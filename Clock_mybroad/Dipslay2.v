==> flow/design.v <==
module Dipslay2(Millisecond,Data,Duan,Wei);
input Millisecond;
input [5:0] Data; 
output[7:0] Duan; 
output Wei; 
reg [7:0] Duan;
reg Wei; 
wire[3:0] SHI; 
wire[3:0] GE; 
parameter Zero =  8'b1111_1100;
parameter One =   8'b0110_0000;
parameter Two =   8'b1101_1010;
parameter Three = 8'b1111_0010;
parameter Four =  8'b0110_0110;
parameter Five =  8'b1011_0110;
parameter Six =   8'b1011_1110;
parameter Seven = 8'b1110_0000;
parameter Eight = 8'b1111_1110;
parameter Nine =  8'b1111_0110;
assign SHI = Data/10;
assign GE = Data%10;
initial
begin
	Wei <= 0;
end
always@(posedge Millisecond)
begin
	if(Wei == 0) 
		begin
			case(GE) 
				4'd0 : Duan = Zero;
				4'd1 : Duan = One;
				4'd2 : Duan = Two;
				4'd3 : Duan = Three;
				4'd4 : Duan = Four;
				4'd5 : Duan = Five;
				4'd6 : Duan = Six;
				4'd7 : Duan = Seven;
				4'd8 : Duan = Eight;
				4'd9 : Duan = Nine;
			endcase
		end
	else
		begin
			case(SHI) 
				4'd0 : Duan = Zero;
				4'd1 : Duan = One;
				4'd2 : Duan = Two;
				4'd3 : Duan = Three;
				4'd4 : Duan = Four;
				4'd5 : Duan = Five;
				4'd6 : Duan = Six;
				4'd7 : Duan = Seven;
				4'd8 : Duan = Eight;
				4'd9 : Duan = Nine;
			endcase
		end
end
endmodule
# Reports on Dipslay2
# What the tools print for Dipslay2, step after step.
# Line numbers count from 1 in the design file above.
# Operators: Yosys type, input widths -> output width; for muxes data width and select width s.
# Not given: n/a
# design
top	Dipslay2
clk_port	Millisecond
cell_library	sky130hd
corner	tt_025C_1v80

# Elaborated design
# Counts by Yosys on the flattened word-level netlist (proc, flatten, opt, wreduce; memories kept). Register bits leave out memories and registers merged into their read ports (data or address). Print and check cells are left out. Cells with the same type and inputs are merged into one.
# word_totals
register_bits	8
inputBits	7
out_inout_bits	9
word_cells	14
# op_classes
div	1
eq_ne	9
muxes	1
reduce_and_logical	2
# op_table
op	count
$mod 6x4->32 const B	1
$pmux 8 s10	1
$eq 4x3->1 const B	4
$reduce_bool 10->1	1
$eq 4x2->1 const B	2
$eq 4x4->1 const B	2
$eq 4x1->1 const B	1
$logic_not 4->1	1

# Longest topological paths
# Depth = most cells in a row (Yosys ltp): at word level without a register or memory, in the mapped netlist without a sequential cell, where the memories' decode and read muxes count.
# depth
word_depth	3
ABC_AREA	0
mapped_depth	10
ltp_nobuf	9

# Mapped cells and area
# Source: synth_stat.txt of the flow (Yosys; design flattened, memories mapped). It holds for the ABC_AREA given above (unset counts as 0); a run with the other value may have another netlist.
# The area totals of this step are shown rounded.
# mapped
mapped_cells	121
yosys_area_um2	980
seq_area_um2	210
flip_flops	7
buf_cells	11
# by_type
type	count	area_total_um2
sky130_fd_sc_hd__edfxtp_1	7	210.202
sky130_fd_sc_hd__buf_4	7	52.55
sky130_fd_sc_hd__nand2_1	11	41.29
sky130_fd_sc_hd__a21oi_1	8	40.038
sky130_fd_sc_hd__nor2b_1	6	37.536
sky130_fd_sc_hd__o21ai_0	6	30.029
sky130_fd_sc_hd__o41ai_4	1	27.526
sky130_fd_sc_hd__and2_1	4	25.024
sky130_fd_sc_hd__nand2b_1	4	25.024
sky130_fd_sc_hd__or3_1	4	25.024
sky130_fd_sc_hd__buf_6	2	22.522
sky130_fd_sc_hd__nor2_1	6	22.522
sky130_fd_sc_hd__a211oi_4	1	20.019
sky130_fd_sc_hd__nor3_1	4	20.019
sky130_fd_sc_hd__inv_1	5	18.768
sky130_fd_sc_hd__a211oi_1	2	15.014
sky130_fd_sc_hd__nor3b_1	2	15.014
sky130_fd_sc_hd__o211ai_1	2	15.014
# Not listed: further types 33, cells in them 39.

# Path before layout
# OpenSTA on the mapped netlist: ideal clock, no wires. The path of least setup slack (recovery checks aside). Input and output delay are each 20% of the period. Register names are those of the netlist, which keeps one name where synthesis merged equal registers.
# synth_timing
path_kind	input to register
startpoint	input port Data[3]
endpoint	register Duan[1]
period_ps	2930
input_delay_ps	586
setup_ps	374
launch_ps	586
arrival_ps	2369
t_required_ps	2556
path_slack_ps	187
path_delay_ps	2157
driving_pins	10
path_buffers	1
period_less_setup_slack_ps	2743
# "path_delay_ps" is the arrival time less input delay plus setup time.
# "driving_pins" counts driving pins, that of a launching flip-flop among them; a cell with two outputs on the path counts twice.
# "period_less_setup_slack_ps" is the clock period less the worst setup slack; recovery checks do not enter. This is arithmetic on one report: input and output delays are still those of the set period (20% each).
# Between the ends stands the longest chain of elaborated cells between them, by number of cells; it is not shown to be the way that was timed. Of several equally long chains one is given.
# Each line given opens the expression or statement behind the cell; cells for indexed reads and writes are added by Yosys, which also makes memories of some case tables.
# At most two assigning lines are given for a register; there are more.
# Only ways into the end's enable, where the timed path ends, are counted here.
# synth_between
cell_sequence	sky130_fd_sc_hd__nor2_1 -> sky130_fd_sc_hd__inv_1 -> sky130_fd_sc_hd__ha_1 -> sky130_fd_sc_hd__nand2b_1 -> sky130_fd_sc_hd__buf_6 -> sky130_fd_sc_hd__o21ai_1 -> sky130_fd_sc_hd__and2_1 -> sky130_fd_sc_hd__o21ba_2 -> sky130_fd_sc_hd__nand2_1 -> sky130_fd_sc_hd__o211ai_1
elab_chain_len	3
cone_cells	12
cone_lines	2
classes_between	div: 1; eq/ne: 9; reduce/logical: 2
# synth_rtl
item	line_no	rtl
from (decl)	3	input [5:0] Data;
$mod 6x4->32	21	assign GE = Data%10;
$eq 4x4->1	30	case(GE)
$reduce_bool 10->1	n/a
to (assign)	31	4'd0 : Duan = Zero;
to (assign)	32	4'd1 : Duan = One;
to (decl)	4	output[7:0] Duan;

# Path in the finished layout
# Path of least setup slack in the final report of flow run A (OpenROAD, finished layout, wires in). Where an end is a register, its clock arrival counts in the times.
# The path's times are printed in steps of 10 ps; the period is the one set.
# layout_timing
path_kind	input to register
startpoint	input port Data[3]
endpoint	register Duan[6]
period_ps	3090
input_delay_ps	620
setup_ps	260
launch_ps	620
arrival_ps	2910
t_required_ps	3080
path_slack_ps	170
driving_pins	10
path_buffers	1
# Between the ends stands the longest chain of elaborated cells between them, by number of cells; it is not shown to be the way that was timed. Of several equally long chains one is given.
# At most two assigning lines are given for a register; there are more.
# The path ends at the data pin of a flip-flop with enable; ways to the enable are not counted.
# layout_between
cell_sequence	sky130_fd_sc_hd__clkdlybuf4s50_1 -> sky130_fd_sc_hd__nor2_1 -> sky130_fd_sc_hd__inv_1 -> sky130_fd_sc_hd__ha_2 -> sky130_fd_sc_hd__nand2b_1 -> sky130_fd_sc_hd__o21ai_1 -> sky130_fd_sc_hd__and2_1 -> sky130_fd_sc_hd__o21bai_1 -> sky130_fd_sc_hd__nor3_1 -> sky130_fd_sc_hd__or3_1
elab_chain_len	3
cone_cells	12
cone_lines	2
classes_between	div: 1; eq/ne: 9; mux: 1; reduce/logical: 1
# layout_rtl
item	line_no	rtl
from (decl)	3	input [5:0] Data;
$mod 6x4->32	21	assign GE = Data%10;
$eq 4x4->1	30	case(GE)
$pmux 8 s10	30
to (assign)	31	4'd0 : Duan = Zero;
to (assign)	32	4'd1 : Duan = One;
to (decl)	4	output[7:0] Duan;

# Record of 2 stored runs of the RTL-to-layout flow on Dipslay2, platform sky130hd. The runs are unordered. Constraints: input delay and output delay 20% of the set period each, output load 0.01 pF.
# "period_less_ws_ps" means the clock period less the worst setup slack. The figure is calculated, with input and output delays left at 20% of the set period.
# "worst_path_ps" is the time allowed to the run's worst setup path (the clock period less input and output delay, where it has them) less its slack. Clock arrival times count: a late capture clock shortens it, a late launch clock lengthens it.
# "final_power_uw" rests on the timing tool's default activity at the inputs, not on a simulated workload.
# "worst_path_ps" is given in steps of 10 ps.
# Measured values are rounded.
# A setting shown as -- is not set for that run.
setting or result,flow run A,flow run B
period_ns,3.09,4.7
CORE_UTILIZATION,28,29
CAP_MARGIN,20,20
CORE_MARGIN,2,2
SLEW_MARGIN,20,25
SETUP_SLACK_MARGIN,--,-0.19
PLACE_DENSITY_LB_ADDON,--,0.24
HOLD_SLACK_MARGIN,--,-0.08
CORE_ASPECT_RATIO,--,0.85
TNS_END_PERCENT,--,95
GPL_ROUTABILITY_DRIVEN,--,1
CTS_CLUSTER_SIZE,--,86
CTS_CLUSTER_DIAMETER,--,213
MIN_ROUTING_LAYER,--,met1
MAX_ROUTING_LAYER,--,met5
final_die_area_um2,4000,3900
worstSetupSlack_ps,170,1000
hold_worst_slack_ps,1200,1600
fin_tns_ps,0,0
stdcell_area_um2,1200,1200
post_synth_area_um2,980,980
worst_path_ps,2300,2740
worstPathKind,input to register,input to register
period_less_ws_ps,2922,3679
finalUtil_pct,36,36
final_power_uw,430,310
